==> flow/design.v <==
module mod_wm7731dac
  ( output var o_done
  , output var o_hw_aud_dacdat
  , input var i_clk
  , input var i_rst
  , input var i_hw_aud_bclk
  , input var i_hw_aud_daclrck
  , input var bit [31:0] i_data
  );
  parameter bit [3:0] START = 0;
  parameter bit [3:0] SLEEP = 1;
  parameter bit [3:0] TRANSFER = 2;
  parameter bit [3:0] DONE = 3;
  parameter bit [3:0] ERROR = 4;
  var bit [4:0] bits_left = 31;
  var bit [31:0] m_data;
  var bit [3:0] state;
  var bit [3:0] state_next;
  always @(posedge i_hw_aud_bclk or negedge i_rst) begin
    if (!i_rst) begin
      state <= START;
      bits_left = 31;
    end else begin
      state <= state_next;
      case (state)
        SLEEP: begin
          if (i_hw_aud_daclrck) begin
            m_data <= i_data;
          end
        end
        TRANSFER: begin
          bits_left <= bits_left - 1;
        end
        DONE: begin
          bits_left <= 31;
        end
        default: begin
        end
      endcase
    end
  end
  always @(*) begin
    o_done = 0;
    case (state)
      START: begin
        state_next = SLEEP;
      end
      SLEEP: begin
        state_next = i_hw_aud_daclrck ? TRANSFER : SLEEP;
      end
      TRANSFER: begin
        state_next = bits_left == 0 ? DONE : TRANSFER;
      end
      DONE: begin
        o_done = 1;
        state_next = SLEEP;
      end
      ERROR: begin
        state_next = ERROR;
      end
      default: begin
        state_next = ERROR;
      end
    endcase
  end
  always @(*) begin
    o_hw_aud_dacdat = m_data[bits_left];
  end
endmodule
From RTL to reports: mod_wm7731dac
What the tools print for mod_wm7731dac, step after step.
Lines are those of the file above, counted from 1.
Operators carry their Yosys type and port widths (W data, S select, Z words).
Cell names lack the library's common part.
{ "inputs": {"top_module": "mod_wm7731dac", "clk_port": "i_hw_aud_bclk", "cell_library": "sky130hd", "pvt_corner": "tt_025C_1v80"} }

Elaborated design
Counts by Yosys on the flattened word-level netlist (proc, flatten, opt, wreduce; memories kept). Register bits leave out memories and registers merged into their read ports (data or address). Print and check cells are left out. Cells with the same type and inputs are merged into one.
{ "bits": {"mem_count": 0, "input_bits": 36, "clocked_rd_ports_x_width": 0, "mem_bits_ro": 0, "ff_bits": 40, "latchBits": 0, "ramBits": 0} }
{ "classes": {"reduce_and_logical": 5, "cmp": 0, "addsub": 1, "shifts": 1, "n_mux": 5, "n_mul": 0, "bitwise": 0, "n_div": 0, "eq_ne": 3} }
{ "ops": {"columns": ["operator", "n"], "rows": [
  ["$shiftx A32 B5 Y1", 1],
  ["$pmux W5 S2", 1],
  ["$pmux W3 S3", 1],
  ["$eq A3 B2 Y1 const B", 2],
  ["$sub A5 B1 Y5 const B", 1],
  ["$logic_not A5 Y1", 1],
  ["$logic_not A4 Y1", 1],
  ["$eq A3 B1 Y1 const B", 1],
  ["$reduce_and A3 Y1", 1],
  ["$reduce_bool A2 Y1", 1],
  ["$reduce_or A2 Y1", 1],
  ["$mux W2", 1],
  ["$mux W1", 2]
]} }

Logic depth
Yosys ltp: most cells in a row. Word level: on the elaborated netlist, between registers, memories and ports. Mapped: between sequential cells and ports; inverters and the memories' decode and read muxes count.
{ "logic_depth": {"ltp_word": 3, "abc_area": 0, "ltp_mapped": 6} }

After synthesis
The flow's flattened synthesis, as Yosys stat reports it; memories are mapped. The netlist is that of the ABC_AREA named above (0 if unset); the other value can give another one.
{ "synth_totals": {"ffs": 41, "area_um2": 1669.1, "stdcells": 108, "seqArea_um2": 1193.6, "n_buf": 3} }
{ "by_type": {"columns": ["cell", "n", "area_total_um2"], "rows": [
  ["edfxtp_1", 32, 960.922],
  ["mux2i_1", 16, 160.154],
  ["dfstp_2", 6, 157.651],
  ["dfrtp_1", 3, 75.072],
  ["a22oi_1", 5, 37.536],
  ["nand3_1", 5, 25.024],
  ["a211oi_1", 3, 22.522],
  ["buf_12", 1, 20.019],
  ["and3_1", 3, 18.768],
  ["inv_1", 5, 18.768],
  ["nand2_1", 5, 18.768],
  ["nand2b_1", 3, 18.768],
  ["nor2b_1", 3, 18.768],
  ["xnor2_1", 2, 17.517],
  ["ha_1", 1, 12.512],
  ["buf_6", 1, 11.261],
  ["nor2_1", 3, 11.261],
  ["o21ai_0", 2, 10.01]
]} }
Other cell types: 9; their cells: 9.

Path before layout
Source: OpenSTA report_checks on the synthesized netlist (no wires, ideal clock, input and output delay 20% of the period each), path of least setup slack; recovery checks are left aside. Register names are those of the netlist, which keeps one name where synthesis merged equal registers.
{ "synth_timing": {"path_type": "reg-to-output", "startpoint": "reg bits_left[1]", "endpoint": "out o_hw_aud_dacdat", "path_slack_ns": 0.788, "driving_pins": 7, "output_delay_ns": 0.512, "arrival_ns": 1.260, "period_ns": 2.56, "path_delay_ns": 1.260, "synth_period_reached_ns": 1.772} }
"path_delay_ns" is the arrival time less input delay plus setup time.
A path that ends at an output port has no setup time.
"driving_pins": output pins that drive a net of the path, with the launching flip-flop's if there is one; two outputs of one cell count as two.
"synth_period_reached_ns" = period - worst setup slack (recovery checks aside). The figure is calculated, with input and output delays left at 20% of the set period.
The rows between start and end are the longest chain of elaborated cells between them; the timing report does not say that the signal goes this way. Where chains are equally long, one stands for them.
Each line given opens the expression or statement behind the cell; cells for indexed reads and writes are added by Yosys, which also makes memories of some case tables.
A register here has more assigning lines than the two given.
{ "synth_via": {"path_cell_list": "dfstp_2 -> buf_6 -> buf_12 -> mux2i_1 -> a22oi_1 -> nand3_1 -> nand4_1", "elab_chain_cells": 1} }
{ "synth_rtl": {"columns": ["item", "line", "source"], "rows": [
  ["start: declaration", 15, "var bit [4:0] bits_left = 31;"],
  ["start: assignment", 22, "bits_left = 31;"],
  ["start: assignment", 32, "bits_left <= bits_left - 1;"],
  ["$shiftx A32 B5 Y1", 67, "o_hw_aud_dacdat = m_data[bits_left];"],
  ["end: declaration", 3, ", output var o_hw_aud_dacdat"]
]} }

Timing after layout
From the final timing report of run 1: the path of least setup slack in the routed layout; clock arrival at registers is part of the times.
{ "layout_timing": {"path_type": "reg-to-output", "startpoint": "reg bits_left[1]", "endpoint": "out o_hw_aud_dacdat", "period_ns": 1.83, "arrival_ns": 1.75, "output_delay_ns": 0.37, "driving_pins": 8, "path_slack_ns": -0.28} }
The rows between start and end are the longest chain of elaborated cells between them; the timing report does not say that the signal goes this way. Where chains are equally long, one stands for them.
A register here has more assigning lines than the two given.
{ "layout_via": {"path_cell_list": "dfstp_2 -> buf_12 -> buf_12 -> mux2i_2 -> a22oi_1 -> nand3_1 -> nand4_1 -> buf_2", "elab_chain_cells": 1} }
{ "layout_rtl": {"columns": ["item", "line", "source"], "rows": [
  ["start: declaration", 15, "var bit [4:0] bits_left = 31;"],
  ["start: assignment", 22, "bits_left = 31;"],
  ["start: assignment", 32, "bits_left <= bits_left - 1;"],
  ["$shiftx A32 B5 Y1", 67, "o_hw_aud_dacdat = m_data[bits_left];"],
  ["end: declaration", 3, ", output var o_hw_aud_dacdat"]
]} }

==> runs of mod_wm7731dac <==
Flow measurements of mod_wm7731dac on sky130hd: 2 stored runs with different settings, listed in no order. Input and output delays are each 20% of the period that was set; the output load is 0.01 pF.
"achieved clock period (ns)" = clock period - worst setup slack. The figure is calculated, with input and output delays left at 20% of the set period.
"worst setup path time (ns)" means the part of the period allowed to the worst setup path (the constraints hold back 20% at inputs and 20% at outputs) less its slack; where the path has registers, the arrival times of their clocks count too.
By "finish__power__total" is meant OpenSTA's value without simulated activity: inputs other than the clock are taken to toggle once in ten clock periods, and the tool carries that through the logic.

settings of run 1
{
  "period_ns": 1.83,
  "SETUP_SLACK_MARGIN": 0.47,
  "CAP_MARGIN": 20,
  "CORE_MARGIN": 2,
  "CORE_UTILIZATION": 40,
  "SLEW_MARGIN": 20
}
report of run 1
yosys chip area after synthesis (um^2): 1669.1
finish__design__die__area: 4705.3
finish__design__instance__area__stdcell: 2412.3
finish__design__instance__utilization: 0.6031
finish__timing__setup__ws: -0.281
finish__timing__setup__tns: -0.281
finish__timing__hold__ws: 0.383
finish__power__total: 3.295e-03
achieved clock period (ns): 2.111
worst setup path time (ns): 1.75
worst setup path kind: reg-to-output

settings of run 2
{
  "period_ns": 2.35,
  "CORE_UTILIZATION": 53,
  "PLACE_DENSITY": 0.44,
  "CELL_PAD_IN_SITES_GLOBAL_PLACEMENT": 2,
  "GPL_ROUTABILITY_DRIVEN": 1,
  "SLEW_MARGIN": 5,
  "CAP_MARGIN": 20,
  "CORE_MARGIN": 2
}
report of run 2
yosys chip area after synthesis (um^2): 1669.1
finish__design__die__area: 3614.4
finish__design__instance__area__stdcell: 2218.4
finish__design__instance__utilization: 0.7326
finish__timing__setup__ws: 0.102
finish__timing__setup__tns: 0.000
finish__timing__hold__ws: 0.444
finish__power__total: 2.100e-03
achieved clock period (ns): 2.248
worst setup path time (ns): 1.78
worst setup path kind: reg-to-output
